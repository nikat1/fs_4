==> flow/design.v <==
`timescale 1ns / 1ps
module root(
    input clk_i,
    input rst_i,
    input start_i,
    input [9:0] x_bi,
    output reg [4:0] y_bo,
    output [1:0] busy_o
);
    localparam IDLE = 2'h0;
    localparam FIRST_WORK = 2'h1;
    localparam SECOND_WORK = 2'h2;
    reg [9:0] x;
    reg [9:0] part_result;
    reg [9:0] b;
    reg [8:0] m;
    reg [1:0] state;
    wire end_step; 
    wire x_above_b;
    assign end_step = (m == 0);
    assign x_above_b = (x >= b);
    assign busy_o = state;
    always @(posedge clk_i)
        if (rst_i) begin
            y_bo <= 0;
            b <= 0;
            state <= IDLE;
        end else begin
            case (state)
                IDLE:
                    if (start_i) begin
                        state <= FIRST_WORK;
                        part_result <= 0;
                        x <= x_bi;
                        m <= 9'b100000000;
                    end
                FIRST_WORK:
                    begin
                        if (!end_step) begin
                           b <= part_result | m;
                           part_result <= part_result >> 1;
                           state <= SECOND_WORK; 
                        end else begin
                            y_bo <= part_result[4:0];    
                            state <= IDLE;
                        end     
                    end
                SECOND_WORK:
                    begin
                        if(x_above_b) begin
                            x <= x - b;
                            part_result = part_result | m;
                        end
                        m <= m >> 2;
                        state <= FIRST_WORK;
                    end    
            endcase
        end    
endmodule
### From RTL to reports: root

What the tools print for root, step after step.
Line numbers count from 1 in the design file above.
Operators: Yosys type, input widths -> output width; for muxes data width and select width s.
Library cell names are shortened.
A cell with -- has no value.

| set-up | value |
|---|---|
| top | root |
| clock port | clk_i |
| standard-cell library | sky130hd |
| corner | tt_025C_1v80 |

### Word-level counts

Yosys after proc, flatten, opt, wreduce and memory -nomap, before mapping. Memory bits, and registers merged into a memory's read port (data or address), are not among the register bits. Print and check cells are not counted. Equal cells are merged and count once.

| cells by class | value |
|---|---|
| muxes and demuxes | 12 |
| equal/unequal tests | 5 |
| bitwise logic cells | 3 |
| magnitude comparators | 1 |
| add/sub/neg operators | 1 |
| reduce/logical cells | 10 |

Operator list:

| kind | count |
|---|---|
| $mux 10 | 5 |
| $pmux 10 s3 | 1 |
| $pmux 10 s2 | 1 |
| $pmux 9 s2 | 1 |
| $sub 10x10->10 | 1 |
| $ge 10x10->1 | 1 |
| $or 10x9->10 | 1 |
| $logic_not 9->1 | 1 |
| $mux 9 | 1 |
| $ne 2x2->1 const B | 3 |
| $reduce_and 2->1 | 3 |
| $pmux 2 s3 | 1 |
| $reduce_and 5->1 | 1 |
| $reduce_and 4->1 | 1 |
| $mux 2 | 2 |
| $reduce_and 3->1 | 1 |
| $reduce_bool 3->1 | 1 |
| $not 1->1 | 2 |
| $eq 2x1->1 const B | 1 |
| $eq 2x2->1 const B | 1 |
| $logic_not 2->1 | 1 |
| $reduce_bool 2->1 | 1 |

| bit counts | value |
|---|---|
| elaborated cells | 38 |
| flip-flop bits (word level) | 46 |
| output and inout port bits | 7 |

### Logic depth

Yosys ltp: most cells in a row. Word level: on the elaborated netlist, between registers, memories and ports. Mapped: between sequential cells and ports; inverters and the memories' decode and read muxes count.

| logic depth | value |
|---|---|
| depth after elaboration | 3 |
| ABC_AREA | 0 |
| gate-level depth with buffers | 8 |
| gate-level depth less buffers | 8 |

### Netlist

Yosys stat after the flow's synthesis: flattened, memories mapped to cells. It holds for the ABC_AREA given above (unset counts as 0); a run with the other value may have another netlist.

| mapped netlist | value |
|---|---|
| buffers | 8 |
| mapped area | 2159.6 um2 |
| sequential area | 1041.0 um2 |
| cell count | 214 |
| mapped flip-flops | 40 |

Cells by type:

| cell type | count | total area (um2) |
|---|---|---|
| edfxtp_1 | 24 | 720.691 |
| dfxtp_1 | 16 | 320.307 |
| ha_1 | 13 | 162.656 |
| nor2_1 | 26 | 97.594 |
| nand2_1 | 19 | 71.318 |
| o21ai_0 | 13 | 65.062 |
| a211oi_2 | 5 | 62.56 |
| mux2i_1 | 6 | 60.058 |
| a21oi_1 | 11 | 55.053 |
| inv_1 | 14 | 52.55 |
| mux2_2 | 4 | 45.043 |
| and3_1 | 7 | 43.792 |
| a21boi_0 | 4 | 30.029 |
| xnor2_1 | 3 | 26.275 |
| nand3_1 | 5 | 25.024 |
| a211oi_1 | 3 | 22.522 |
| clkbuf_1 | 6 | 22.522 |
| o21a_1 | 3 | 22.522 |

Not listed: further types 24, cells in them 32.

### Timing after synthesis

OpenSTA on the mapped netlist: ideal clock, no wires. The path of least setup slack (recovery checks aside). Input and output delay are each 20% of the period. Register names are those of the netlist, which keeps one name where synthesis merged equal registers.

| path post-synthesis | value |
|---|---|
| path type | register -> register |
| from | register x[0] |
| to | register x[0] |
| stages on the path | 9 |
| clock period | 3.84 ns |
| path slack | 0.875 ns |
| time at the first pin | 0.000 ns |
| data arrival time | 2.561 ns |
| delay of the path | 2.965 ns |
| library setup time | 0.404 ns |
| data required time | 3.436 ns |
| path buffers | 0 |
| synthesis period reached | 2.965 ns |

"delay of the path" is the arrival time less input delay plus setup time.
"stages on the path" counts driving pins, that of a launching flip-flop among them; a cell with two outputs on the path counts twice.
"synthesis period reached" = period - worst setup slack (recovery checks aside). The figure is calculated, with input and output delays left at 20% of the set period.
The rows between start and end are the longest chain of elaborated cells between them; the timing report does not say that the signal goes this way. Where chains are equally long, one stands for them.
A line is the first line of the expression or statement that the cell stems from. Yosys adds cells for indexed reads and writes and turns some case tables into memories.
The path ends at the enable pin of a flip-flop; only ways to that pin are counted.

| on the way, post-synthesis | value |
|---|---|
| path through | edfxtp_1 > inv_1 > ha_1 > fa_1 > nor2b_1 > o31a_1 > o21ai_1 > and3_1 > nor4_1 |
| length of the longest elaborated chain | 3 |
| elaborated cells between the ends (all ways) | 3 |
| RTL lines with such cells | 1 |

Ends and longest elaborated chain, post-synthesis:

| item | RTL line | text |
|---|---|---|
| start, declared | 13 | `reg [9:0] x;` |
| start, assigned | 34 | `x <= x_bi;` |
| start, assigned | 51 | `x <= x - b;` |
| $ge 10x10->1 | 21 | `assign x_above_b = (x >= b);` |
| $ne 2x2->1 | -- |  |
| $reduce_and 4->1 | -- |  |
| end, assigned | 34 |  |
| end, assigned | 51 |  |
| end, declared | 13 |  |

### Path in the finished layout

From the final timing report of flow run A: the path of least setup slack in the routed layout; clock arrival at registers is part of the times.

| path post-layout | value |
|---|---|
| path type | register -> register |
| from | register x[0] |
| to | register part_result[2] |
| library setup time | 0.36 ns |
| time at the first pin | 0.29 ns |
| stages on the path | 9 |
| clock period | 4.52 ns |
| data arrival time | 2.53 ns |
| path buffers | 0 |
| path slack | 1.91 ns |
| data required time | 4.44 ns |

The rows between start and end are the longest chain of elaborated cells between them; the timing report does not say that the signal goes this way. Where chains are equally long, one stands for them.
At most two assigning lines are given for a register; there are more.
The path ends at the enable pin of a flip-flop; only ways to that pin are counted.

| on the way, post-layout | value |
|---|---|
| path through | edfxtp_1 > inv_1 > ha_1 > fa_1 > nor2b_1 > o31a_1 > o21ai_1 > and3_1 > nor3_1 |
| length of the longest elaborated chain | 3 |
| elaborated cells between the ends (all ways) | 3 |
| RTL lines with such cells | 1 |

Ends and longest elaborated chain, post-layout:

| item | RTL line | text |
|---|---|---|
| start, declared | 13 | `reg [9:0] x;` |
| start, assigned | 34 | `x <= x_bi;` |
| start, assigned | 51 | `x <= x - b;` |
| $ge 10x10->1 | 21 | `assign x_above_b = (x >= b);` |
| $ne 2x2->1 | -- |  |
| $reduce_and 5->1 | -- |  |
| end, assigned | 41 | `part_result <= part_result >> 1;` |
| end, assigned | 52 | `part_result = part_result \| m;` |
| end, declared | 14 | `reg [9:0] part_result;` |

Flow measurements of root on sky130hd: 2 stored runs with different settings, listed in no order. Input and output delays are each 20% of the period that was set; the output load is 0.01 pF.
"total power of the final layout": no workload was simulated; the value follows from the tool's default switching activity.
Among the settings, - means not set for that run.

| setting or result | flow run A | flow run B |
|---|---|---|
| period_ns | 4.52 | 2.7 |
| CORE_UTILIZATION | 50 | 27 |
| SETUP_SLACK_MARGIN | 0.98 | 0.57 |
| PLACE_DENSITY_LB_ADDON | 0.06 | - |
| CELL_PAD_IN_SITES_GLOBAL_PLACEMENT | 2 | 3 |
| CTS_CLUSTER_SIZE | 51 | 17 |
| MIN_ROUTING_LAYER | met2 | - |
| CAP_MARGIN | 20 | 20 |
| CORE_MARGIN | 2 | 2 |
| SLEW_MARGIN | 20 | 5 |
| PLACE_DENSITY | - | 0.5 |
| TNS_END_PERCENT | - | 10 |
| GPL_TIMING_DRIVEN | - | 0 |
| CTS_CLUSTER_DIAMETER | - | 70 |
| MAX_ROUTING_LAYER | - | met5 |
| netlist area reported by Yosys (um2) | 2159.6 | 2159.6 |
| die size (um2) | 4860.9 | 8730.1 |
| std-cell area (final layout) (um2) | 2492.4 | 2750.1 |
| worst setup slack after layout (ns) | 1.912 | 0.413 |
| worst hold slack after layout (ns) | 0.459 | 0.456 |
| total power of the final layout (mW) | 1.042 | 1.836 |
