==> flow/design.v <==
`timescale 1ns / 1ps
module sqrt (        
        input clk_i,
        input rst_i,        
        input [ 9 : 0 ] a_bi,       
        input start_i,
        output [ 1 : 0 ] busy_o,   
        output reg [ 4 : 0 ] y_bo
    );
    localparam IDLE = 2'h0;
    localparam WORK_CALC = 2'h1;    
    localparam WORK_COLLECT = 2'h2;  
    reg [8:0] ctr;  
    wire end_step = (ctr == 0);   
    reg [9:0] part_res;  
    reg [9:0] b;   
    reg [9:0] a;  
    reg [1:0] state;
    reg [13:0] sub_a;
    reg [13:0] sub_b;
    wire [13:0] sub_y;
    sub sub1(.a_bi(sub_a), .b_bi(sub_b), .y_bo(sub_y));
    wire a_more_than_b = (a >= sub_b); 
    assign busy_o = (state != IDLE);
    always @(posedge clk_i)
        if (rst_i) begin            
            ctr <= 0;
            part_res <= 0;            
            y_bo <= 0;
            state <= IDLE;        
        end else begin
            case (state)                
                IDLE :
                    if (start_i) begin                        
                        state <= WORK_CALC;
                        a <= a_bi;    
                        ctr <= 1 << 8;                        
                        part_res <= 0;
                    end                
                WORK_CALC:
                    begin                        
                        if (end_step) begin
                            state <= IDLE;                            
                            y_bo <= part_res[4:0];
                        end else begin 
                            state <= WORK_COLLECT;                       
                            part_res <= part_res >> 1;
                            sub_b <= part_res | ctr;
                            sub_a <= a;
                        end                   
                    end
                 WORK_COLLECT:
                    begin                        
                        if (a_more_than_b) begin
                            a <= sub_y;                        
                            part_res <= part_res | ctr;
                        end 
                        b <= sub_b;
                        state <= WORK_CALC;                       
                        ctr <= ctr >> 2;               
                    end
            endcase  
        end
endmodule
`timescale 1ns / 1ps
module sub (           
        input [ 13 : 0 ] a_bi, 
        input [ 13 : 0 ] b_bi,         
        output [ 13 : 0 ] y_bo
    );
    assign y_bo = a_bi - b_bi; 
endmodule
### Step by step through the tools: sqrt

What the tools print for sqrt, step after step.
Line numbers count from 1 in the design file above.
Cell names lack the library's common part.
A cell with -- has no value.

| design | value |
|---|---|
| top | sqrt |
| clock | clk_i |
| standard-cell library | sky130hd |
| library corner | tt_025C_1v80 |

### Word level

Counts by Yosys on the flattened word-level netlist (proc, flatten, opt, wreduce; memories kept). Register bits leave out memories and registers merged into their read ports (data or address). Print and check cells are left out.

| bit counts | value |
|---|---|
| flip-flop bits (word level) | 56 |
| bits in latches | 0 |
| memory bits (writable) | 0 |
| bits in read-only memories | 0 |
| clocked read ports x word width | 0 |
| memories | 0 |
| bits of input ports | 13 |
| cells after elaboration | 41 |

| operators by class | value |
|---|---|
| add/sub/neg operators | 1 |
| multiply operators | 0 |
| div/mod/pow operators | 0 |
| magnitude comparators | 1 |
| equality and inequality tests | 5 |
| shift operators | 0 |
| multiplexer cells | 12 |
| bitwise gates (word level) | 4 |
| reduce/logical cells | 11 |

Operators with widths:

| operator | number |
|---|---|
| 2-to-1 mux 10 bit | 5 |
| case mux 10 bit (select 3 bit) | 1 |
| bitwise OR 10 x 9 -> 10 bit | 2 |
| case mux 10 bit (select 2 bit) | 1 |
| case mux 9 bit (select 2 bit) | 1 |
| subtractor 10 bit | 1 |
| >= comparator 10 bit | 1 |
| logical NOT 9 bit | 1 |
| 2-to-1 mux 9 bit | 1 |
| AND reduction 4 bit | 2 |
| != test 2 bit with constant B | 3 |
| AND reduction 2 bit | 3 |
| case mux 2 bit (select 3 bit) | 1 |
| nonzero test 2 bit | 2 |
| 2-to-1 mux 2 bit | 2 |
| AND reduction 3 bit | 1 |
| nonzero test 3 bit | 1 |
| NOT 1 bit | 2 |
| equality test 2 x 1 -> 1 bit with constant B | 1 |
| equality test 2 bit with constant B | 1 |
| logical NOT 2 bit | 1 |

### Logic depth

Yosys ltp: most cells in a row. Word level: on the elaborated netlist, between registers, memories and ports. Mapped: between sequential cells and ports; inverters and the memories' decode and read muxes count.

| logic depth | value |
|---|---|
| depth after elaboration | 3 |
| ABC_AREA | 1 |
| gate-level depth with buffers | 13 |
| depth with buffers taken out | 13 |

### Synthesis result

Source: synth_stat.txt of the flow (Yosys; design flattened, memories mapped). It holds for the ABC_AREA given above (unset counts as 0); a run with the other value may have another netlist.

Cell types:

| cell type | number | total area (µm²) |
|---|---|---|
| edfxtp_1 | 29 | 870.835 |
| dfxtp_1 | 21 | 420.403 |
| ha_1 | 22 | 275.264 |
| nand2_1 | 70 | 262.752 |
| inv_1 | 45 | 168.912 |
| nor2_1 | 35 | 131.376 |
| o21ai_0 | 21 | 105.101 |
| a21oi_1 | 15 | 75.072 |
| or2_2 | 6 | 37.536 |
| nand3_1 | 6 | 30.029 |
| a22o_1 | 3 | 26.275 |
| nand2_4 | 2 | 22.522 |
| nor2_4 | 2 | 22.522 |
| fa_1 | 1 | 20.019 |
| nor2_8 | 1 | 20.019 |
| nand4_1 | 3 | 18.768 |
| nand3_4 | 1 | 17.517 |
| o21ai_2 | 2 | 17.517 |

Other cell types: 19; their cells: 26.

| synthesis totals | value |
|---|---|
| cell count | 311 |
| mapped area | 2,731.4 µm² |
| flip-flops | 50 |

### Path before layout

OpenSTA on the mapped netlist: ideal clock, no wires. The path of least setup slack (recovery checks aside). Input and output delay are each 20% of the period. Register names are those of the netlist, which keeps one name where synthesis merged equal registers.

| timing path post-synthesis | value |
|---|---|
| path kind | input port to flip-flop |
| start point | input rst_i |
| end point | register sub_a[0] |
| period | 5,740 ps |
| input delay | 1,148 ps |
| setup time | 395 ps |
| launch time at the first pin | 1,148 ps |
| arrival | 2,144 ps |
| required time | 5,345 ps |
| slack | 3,201 ps |
| delay of the path | 1,391 ps |
| driving pins on the path | 2 |
| synthesis period reached | 2,539 ps |

"delay of the path" = arrival - input delay + setup time.
"driving pins on the path" counts driving pins, that of a launching flip-flop among them; a cell with two outputs on the path counts twice.
"synthesis period reached" is the clock period less the worst setup slack; recovery checks do not enter. This is arithmetic on one report: input and output delays are still those of the set period (20% each).
Between the ends stands the longest chain of elaborated cells between them, by number of cells; it is not shown to be the way that was timed. Of several equally long chains one is given.
A line is the first line of the expression or statement that the cell stems from. Yosys adds cells for indexed reads and writes and turns some case tables into memories.

| on the way, post-synthesis | value |
|---|---|
| cells stage by stage | buf_2 nor2_1 |
| cells in the longest elaborated chain | 2 |
| elaborated cells between the ends (all ways) | 2 |
| classes of those cells | 1 x logic; 1 x reduce/logical |

RTL lines, path post-synthesis:

| what | line | RTL |
|---|---|---|
| start: declaration | 4 | `input rst_i,` |
| NOT 1 bit | -- |  |
| AND reduction 3 bit | -- |  |
| end: assignment | 49 | `sub_a <= a;` |

### Worst path after layout

From the final timing report of run A: the path of least setup slack in the routed layout; clock arrival at registers is part of the times.
The report prints the path's times to 10 ps; the period is as set.

| timing path after layout | value |
|---|---|
| path kind | flip-flop to output port |
| start point | register state[0] |
| end point | output busy_o[0] |
| period | 6,170 ps |
| external output delay | 1,230 ps |
| launch time at the first pin | 310 ps |
| arrival | 1,630 ps |
| required time | 4,940 ps |
| slack | 3,310 ps |
| driving pins on the path | 5 |

Between the ends stands the longest chain of elaborated cells between them, by number of cells; it is not shown to be the way that was timed. Of several equally long chains one is given.
At most two assigning lines are given for a register; there are more.

| on the way, after layout | value |
|---|---|
| cells stage by stage | dfxtp_1 inv_1 ha_1 inv_2 clkdlybuf4s50_1 |
| cells in the longest elaborated chain | 1 |
| elaborated cells between the ends (all ways) | 1 |
| classes of those cells | 1 x reduce/logical |

RTL lines, path after layout:

| what | line | RTL |
|---|---|---|
| start: declaration | 18 | `reg [1:0] state;` |
| start: assignment | 30 | `state <= IDLE;` |
| start: assignment | 35 | `state <= WORK_CALC;` |
| nonzero test 2 bit | 24 | `assign busy_o = (state != IDLE);` |
| end: declaration | 7 | `output [ 1 : 0 ] busy_o,` |

Subject: sqrt on sky130hd, stored results

Hello all,

Measured results for sqrt: 2 stored runs of the Yosys and OpenROAD flow on sky130hd. The settings differ; the order carries no meaning. The constraints put input and output delay at 20% of the set period each and load the outputs with 0.01 pF.
"clock period reached" means the clock period less the worst setup slack. The figure is calculated, with input and output delays left at 20% of the set period.
"allowed time less slack (worst setup path)" is the time allowed to the run's worst setup path (the clock period less input and output delay, where it has them) less its slack. Clock arrival times count: a late capture clock shortens it, a late launch clock lengthens it.
"allowed time less slack (worst setup path)" is known to 10 ps.
Settings: . = not set for that run.

| run | period_ns | CORE_UTILIZATION | SETUP_SLACK_MARGIN | PLACE_DENSITY_LB_ADDON | HOLD_SLACK_MARGIN | ABC_AREA | GPL_TIMING_DRIVEN | GPL_ROUTABILITY_DRIVEN | CTS_CLUSTER_SIZE | CTS_CLUSTER_DIAMETER | MIN_ROUTING_LAYER | MAX_ROUTING_LAYER | CAP_MARGIN | CORE_MARGIN | SLEW_MARGIN | CORE_ASPECT_RATIO | CELL_PAD_IN_SITES_GLOBAL_PLACEMENT | full die area (µm²) | synthesis area (µm²) | standard-cell area of the final layout (µm²) | worst hold slack (ps) | allowed time less slack (worst setup path) (ps) | class of the worst setup path | clock period reached (ps) | final setup TNS (ps) | lowest setup slack (ps) |
|---|---|---|---|---|---|---|---|---|---|---|---|---|---|---|---|---|---|---|---|---|---|---|---|---|---|---|
| run A | 6.17 | 55 | 1.33 | 0.28 | -0.08 | 1 | 1 | 0 | 87 | 245 | met2 | met5 | 20 | 2 | 20 | . | . | 5,545.8 | 2,731.4 | 3,045.4 | 451 | 1,630 | flip-flop to output port | 2,860 | 0 | 3,310 |
| run B | 4.89 | 36 | . | 0.02 | . | . | . | . | 82 | . | met1 | . | 25 | 7 | 5 | 0.72 | 1 | 10,056.7 | 2,670.1 | 3,060.4 | 457 | 2,740 | flip-flop to flip-flop | 2,741 | 0 | 2,149 |

Thanks
