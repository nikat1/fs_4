==> flow/design.v <==
`timescale 1ns / 1ps
module adder (           
        input [ 13 : 0 ] a_bi, 
        input [ 13 : 0 ] b_bi,         
        output [ 13 : 0 ] y_bo
    );
    assign y_bo = a_bi + b_bi; 
endmodule
`timescale 1ns / 1ps
module cbrt (        
        input clk_i,
        input rst_i,        
        input [ 7 : 0 ] a_bi,       
        input start_i,
        output [ 1 : 0 ] busy_o,   
        output reg [ 3 : 0 ] y_bo
    );
    localparam IDLE = 4'h0;
    localparam WORK_START_STEP = 4'h1;    
    localparam WORK_CALC_B_1 = 4'h2;  
    localparam WORK_CALC_B_2 = 4'h3;  
    localparam WORK_CALC_B_3 = 4'h4;  
    localparam WORK_CALC_B_4 = 4'h5;
    localparam WORK_CALC_B_5 = 4'h6;   
    localparam WORK_CHECK = 4'h7;  
    localparam WORK_SUB_RES = 4'h8; 
    reg signed [4:0] s;
    wire end_step;
    reg [7:0] x;
    reg [13:0] b, y, tmp1, tmp2;
    reg [3:0] state;
    reg   [7:0] mult1_a;
    reg   [7:0] mult1_b;
    wire [15:0] mult1_y;
    reg  mult1_start;
    wire  mult1_busy;
    mult mult1( .clk_i(clk_i), .rst_i(rst_i), .a_bi(mult1_a), .b_bi(mult1_b), .start_i(mult1_start), .busy_o(mult1_busy), .y_bo(mult1_y));
    reg [13:0] sum_a;
    reg [13:0] sum_b;
    wire [13:0] sum_y;
    adder adder1(.a_bi(sum_a), .b_bi(sum_b), .y_bo(sum_y));
    reg [13:0] sub_a;
    reg [13:0] sub_b;
    wire [13:0] sub_y;
    sub sub1(.a_bi(sub_a), .b_bi(sub_b), .y_bo(sub_y));
    assign end_step = (s == 'b11101);  
    assign busy_o = (state != IDLE);
    always @(posedge clk_i) begin
        if (rst_i) begin
            y_bo <= 0;
            s <= 0;
            mult1_start <= 0;
            state <= IDLE;
        end else begin
            case (state)
                IDLE:
                    begin
                        if (start_i) begin
                            y_bo <= 0; 
                            mult1_start <= 0;
                            state <= WORK_START_STEP;
                            x <= a_bi;
                            s <= 'd12;
                            y <= 0;
                        end
                    end
                WORK_START_STEP:
                    begin
                        if (end_step) begin
                            state <= IDLE;
                            y_bo <= y;
                        end else begin
                            y <= y << 1;
                            state <= WORK_CALC_B_1;
                        end
                    end  
                WORK_CALC_B_1:
                    begin 
                        tmp1 <= y << 1; 
                        sum_a <= y;
                        sum_b <= 1;
                        state <= WORK_CALC_B_2;
                    end
                WORK_CALC_B_2:
                    begin
                        tmp2 <= sum_y;
                        sum_a <= y;
                        sum_b <= tmp1;
                        state <= WORK_CALC_B_3;
                    end
                WORK_CALC_B_3:
                    begin
                        mult1_a <= sum_y;
                        mult1_b <= tmp2;
                        mult1_start <= 1;
                        state <= WORK_CALC_B_4;
                     end
                WORK_CALC_B_4:
                     begin
                        mult1_start <= 0;
                        if(~mult1_busy && ~mult1_start) begin  
                            sum_a <= mult1_y;
                            sum_b <= 1;
                            state <= WORK_CALC_B_5;
                        end
                    end
                WORK_CALC_B_5:
                     begin
                            b <= sum_y << s;
                            sub_a <= s;
                            sub_b <= 3;
                            state <= WORK_CHECK;
                      end
                WORK_CHECK:
                    begin
                        s <= sub_y;
                        if (x >= b) begin
                            sub_a <= x;
                            sub_b <= b;
                            y <= tmp2;
                            state <= WORK_SUB_RES;
                        end else begin
                            state <= WORK_START_STEP;
                        end
                    end
                WORK_SUB_RES:
                    begin
                        x <= sub_y;
                        state <= WORK_START_STEP;
                    end
            endcase
        end
    end
endmodule
`timescale 1ns / 1ps
module mult (        
        input clk_i,
        input rst_i,        
        input [ 7 : 0 ] a_bi,
        input [ 7 : 0 ] b_bi,        
        input start_i,
        output busy_o,        
        output reg [ 15 : 0 ] y_bo
    );
    localparam IDLE = 1'b0;
    localparam WORK = 1'b1;    
    reg [2:0] ctr;
    wire [2:0] end_step;    
    wire [7:0] part_sum;
    wire [15:0] shifted_part_sum;    
    reg [7:0] a, b;
    reg [15:0] part_res;    
    reg state;
    assign part_sum = a&{8{b[ctr]}};    
    assign shifted_part_sum = part_sum << ctr;
    assign end_step = (ctr == 3'h7);    
    assign busy_o = state;
    always @(posedge clk_i)
        if (rst_i) begin            
            ctr <= 0;
            part_res <= 0;            
            y_bo <= 0;
            state <= IDLE;        
        end else begin
            case (state)                
                IDLE :
                    if (start_i) begin                        
                        state <= WORK;
                        a <= a_bi;                        
                        b <= b_bi;
                        ctr <= 0;                        
                        part_res <= 0;
                    end                
                WORK:
                    begin                        
                        if (end_step) begin
                            state <= IDLE;                            
                            y_bo <= part_res;
                        end                        
                        part_res <= part_res + shifted_part_sum;
                        ctr <= ctr + 1;                    
                    end
            endcase  
        end
endmodule
`timescale 1ns / 1ps
module sub (           
        input [ 13 : 0 ] a_bi, 
        input [ 13 : 0 ] b_bi,         
        output [ 13 : 0 ] y_bo
    );
    assign y_bo = a_bi - b_bi; 
endmodule
# Tool chain data of cbrt
# What the tools print for cbrt, step after step.
# Line numbers count from 1 in the design file above.
# Library cell names are shortened.
# A cell with - has no value.
[setup]
top = "cbrt"
clock = "clk_i"
lib = "sky130hd"
lib_corner = "tt_025C_1v80"

# After elaboration
# Counts by Yosys on the flattened word-level netlist (proc, flatten, opt, wreduce; memories kept). Register bits leave out memories and registers merged into their read ports (data or address). Print and check cells are left out. Cells with the same type and inputs are merged into one.
[bits]
elab_cells = 111
output_inout_bits = 6
in_bits = 11
regBits = 187
[classes]
eq_ne = 16
n_mux = 33
n_shift = 3
n_cmp = 1
bitwise = 4
reduce_logical = 29
addsub = 4
[op_table]
columns = ["op", "n"]
rows = [
  ["case mux 14 bit (select 3 bit)", 2],
  ["2-to-1 mux 14 bit", 5],
  ["case mux 8 bit (select 2 bit)", 3],
  ["case mux 4 bit (select 9 bit)", 1],
  ["case mux 16 bit (select 2 bit)", 1],
  ["case mux 14 bit (select 2 bit)", 1],
  ["2-to-1 mux 8 bit", 3],
  ["AND reduction 3 bit", 7],
  ["2-to-1 mux 4 bit", 5],
  ["adder 16 bit", 1],
  ["== test 4 x 3 -> 1 bit (second input constant)", 4],
  ["<< shifter 8 x 3 -> 16 bit", 1],
  ["2-to-1 mux 16 bit", 1],
  ["adder 14 bit", 1],
  ["<< shifter 14 x 5 -> 14 bit", 1],
  ["AND reduction 2 bit", 7],
  ["greater-or-equal comparator 8 x 14 -> 1 bit", 1],
  ["inequality test 2 bit (second input constant)", 6],
  ["nonzero test 3 bit", 4],
  ["nonzero test 2 bit", 5],
  ["case mux 5 bit (select 2 bit)", 1],
  ["nonzero test 9 bit", 1],
  ["== test 4 x 2 -> 1 bit (second input constant)", 2],
  ["variable part select 8 x 3 -> 1 bit", 1],
  ["subtractor 8 bit", 1],
  ["bitwise AND 8 bit", 1],
  ["case mux 4 bit (select 2 bit)", 1],
  ["case mux 3 bit (select 2 bit)", 1],
]
# Not listed: further kinds 17, cells in them 21.

# Logic depth
# Longest topological path by Yosys (ltp), each cell counted once; first at word level (registers and memories cut), then after technology mapping (sequential cells cut; the memories' decode and read muxes count).
[depth]
ltp_word = 5
abc_area = 0
mapped_depth = 17
ltp_nobuf = 15

# Synthesis result
# Yosys stat after the flow's synthesis: flattened, memories mapped to cells. It holds for the ABC_AREA given above (unset counts as 0); a run with the other value may have another netlist.
[by_type]
columns = ["type", "n", "type_area_um2"]
rows = [
  ["edfxtp_1", 139, 4.17E+03],
  ["dfxtp_1", 46, 920.883],
  ["ha_1", 43, 538.016],
  ["nand2_1", 91, 341.578],
  ["nor2_1", 79, 296.534],
  ["mux2_2", 24, 270.259],
  ["a21oi_1", 50, 250.24],
  ["mux2i_1", 19, 190.182],
  ["mux4_2", 8, 180.173],
  ["a21o_1", 22, 165.158],
  ["xnor2_1", 18, 157.651],
  ["clkbuf_1", 32, 120.115],
  ["and2_1", 18, 112.608],
  ["o21ai_0", 22, 110.106],
  ["nor3b_1", 14, 105.101],
  ["inv_1", 24, 90.086],
  ["xor2_1", 10, 87.584],
  ["nand3_1", 17, 85.082],
]
# Not listed: further types 49, cells in them 155.
[mapped]
cell_count = 831
seq_area_um2 = 5094.9
ff_cells = 185
synth_area_um2 = 9347.7
buffers = 41
# The figures by module come from a second, unflattened synthesis with its own total; it is not the netlist above.
[unflattened]
cells_unflattened = 982
area_unflattened_um2 = 10555.1
# Each row is one instance without its submodules.
[modules]
columns = ["module", "area_um2", "cells", "mod_seq_area_um2", "instances"]
rows = [
  ["cbrt", 6189.7, 438, 4184.0, 1],
  ["mult", 2970.3, 341, 1201.2, 1],
  ["adder", 745.7, 109, 0.0, 1],
  ["sub", 649.4, 94, 0.0, 1],
]

# Timing after synthesis
# Source: OpenSTA report_checks on the synthesized netlist (no wires, ideal clock, input and output delay 20% of the period each), path of least setup slack; recovery checks are left aside. Register names are those of the netlist, which keeps one name where synthesis merged equal registers.
[synth_timing]
kind = "reg2reg"
startpoint = "register mult1.ctr[0]"
endpoint = "register mult1.part_res[13]"
driving_pins = 15
path_buffers = 2
required_time_ns = 3.636
setup_slack_ns = 0.007
clock_period_ns = 3.71
setup_time_ns = 0.074
path_delay_ns = 3.703
arrival_ns = 3.629
launch_ns = 0.000
period_less_setup_slack_ns = 3.703
# "path_delay_ns" = arrival - input delay + setup time.
# "driving_pins" counts driving pins, that of a launching flip-flop among them; a cell with two outputs on the path counts twice.
# "period_less_setup_slack_ns" is the clock period less the worst setup slack; recovery checks do not enter. This is arithmetic on one report: input and output delays are still those of the set period (20% each).
# Between the ends stands the longest chain of elaborated cells between them, by number of cells; it is not shown to be the way that was timed. Of several equally long chains one is given.
# Each line given opens the expression or statement behind the cell; cells for indexed reads and writes are added by Yosys, which also makes memories of some case tables.
# A register here has more assigning lines than the two given.
[synth_between]
path_cell_list = "dfxtp_1 > clkbuf_1 > clkbuf_1 > mux4_2 > a21oi_1 > nor2_1 > ha_1 > and4_1 > and2_1 > a211o_1 > o211a_1 > o21a_1 > or3_1 > a21o_1 > a31oi_1"
elab_chain_cells = 5
cone_cells = 5
cone_lines = 4
cone_classes = "add/sub (1); shift (2); mux (1); logic (1)"
[synth_lines]
columns = ["item", "line", "source"]
rows = [
  ["start: declaration", 147, "reg [2:0] ctr;"],
  ["start: assignment", 160, "ctr <= 0;"],
  ["start: assignment", 181, "ctr <= ctr + 1;"],
  ["variable part select 8 x 3 -> 1 bit", 154, "assign part_sum = a&{8{b[ctr]}};"],
  ["bitwise AND 8 bit", 154, ""],
  ["<< shifter 8 x 3 -> 16 bit", 155, "assign shifted_part_sum = part_sum << ctr;"],
  ["adder 16 bit", 180, "part_res <= part_res + shifted_part_sum;"],
  ["case mux 16 bit (select 2 bit)", 165, "case (state)"],
  ["end: assignment", 161, "part_res <= 0;"],
  ["end: assignment", 180, ""],
  ["end: declaration", 152, "reg [15:0] part_res;"],
]

# Path in the finished layout
# From the final timing report of job 1: the path of least setup slack in the routed layout; clock arrival at registers is part of the times.
[layout_timing]
kind = "reg2reg"
startpoint = "register mult1.ctr[0]"
endpoint = "register mult1.part_res[13]"
clock_period_ns = 3.12
setup_time_ns = 0.07
required_time_ns = 3.54
launch_ns = 0.47
arrival_ns = 3.84
driving_pins = 15
path_buffers = 1
setup_slack_ns = -0.30
# Between the ends stands the longest chain of elaborated cells between them, by number of cells; it is not shown to be the way that was timed. Of several equally long chains one is given.
# A register here has more assigning lines than the two given.
[layout_between]
path_cell_list = "dfxtp_4 > buf_8 > mux4_2 > nand2_2 > and2_4 > nor2_4 > ha_4 > and4_1 > and2_1 > a211o_1 > o211a_1 > o21a_1 > or3_4 > a21o_1 > a31oi_1"
elab_chain_cells = 5
cone_cells = 5
cone_lines = 4
cone_classes = "add/sub (1); shift (2); mux (1); logic (1)"
[layout_lines]
columns = ["item", "line", "source"]
rows = [
  ["start: declaration", 147, "reg [2:0] ctr;"],
  ["start: assignment", 160, "ctr <= 0;"],
  ["start: assignment", 181, "ctr <= ctr + 1;"],
  ["variable part select 8 x 3 -> 1 bit", 154, "assign part_sum = a&{8{b[ctr]}};"],
  ["bitwise AND 8 bit", 154, ""],
  ["<< shifter 8 x 3 -> 16 bit", 155, "assign shifted_part_sum = part_sum << ctr;"],
  ["adder 16 bit", 180, "part_res <= part_res + shifted_part_sum;"],
  ["case mux 16 bit (select 2 bit)", 165, "case (state)"],
  ["end: assignment", 161, "part_res <= 0;"],
  ["end: assignment", 180, ""],
  ["end: declaration", 152, "reg [15:0] part_res;"],
]

# Top module cbrt; platform sky130hd; tools Yosys and OpenROAD; 2 stored runs in no particular order. Input and output delays are each 20% of the period that was set; the output load is 0.01 pF.
# "achievedPeriod_ns": clock period set for the run, less the worst setup slack. It is reckoned from that one timing run; input and output delays stay at 20% of the period that was set.
# "worst_path_time_ns" = time allowed to the worst setup path (clock period - input delay - output delay, where it has them) - its slack; a late launch clock adds to it, a late capture clock takes from it.
# "power.total_uw" is the tool's figure for a default switching activity; nothing was simulated.

[[run]]
name = "job 1"
[run.settings]
period_ns = 3.12
CORE_UTILIZATION = 20
SETUP_SLACK_MARGIN = -0.26
PLACE_DENSITY_LB_ADDON = 0.08
HOLD_SLACK_MARGIN = 0.23
CELL_PAD_IN_SITES_GLOBAL_PLACEMENT = 0
CELL_PAD_IN_SITES_DETAIL_PLACEMENT = 0
TNS_END_PERCENT = 60
GPL_ROUTABILITY_DRIVEN = 0
CTS_CLUSTER_SIZE = 86
CTS_CLUSTER_DIAMETER = 322
CAP_MARGIN = 15
MIN_ROUTING_LAYER = "met1"
MAX_ROUTING_LAYER = "met4"
CORE_MARGIN = 2
SLEW_MARGIN = 20
[run.results]
dieArea_um2 = 48483.6
worst_hold_slack_ns = 0.414
achievedPeriod_ns = 3.425
yosys_chip_area_um2 = 9347.7
fin_ws_ns = -0.305
fin_util_pct = 25.0
setup_tns_ns = -0.344
finish.stdcell_area_um2 = 11606.1
worst_path_time_ns = 3.42
path_kind = "reg2reg"
power.total_uw = 5971

[[run]]
name = "job 2"
[run.settings]
period_ns = 2.51
CAP_MARGIN = 20
CORE_MARGIN = 2
CORE_UTILIZATION = 40
SLEW_MARGIN = 20
[run.results]
dieArea_um2 = 24608.2
worst_hold_slack_ns = 0.426
achievedPeriod_ns = 3.308
yosys_chip_area_um2 = 9347.7
fin_ws_ns = -0.798
fin_util_pct = 52.4
setup_tns_ns = -7.710
finish.stdcell_area_um2 = 11926.4
worst_path_time_ns = 3.31
path_kind = "reg2reg"
power.total_uw = 7409
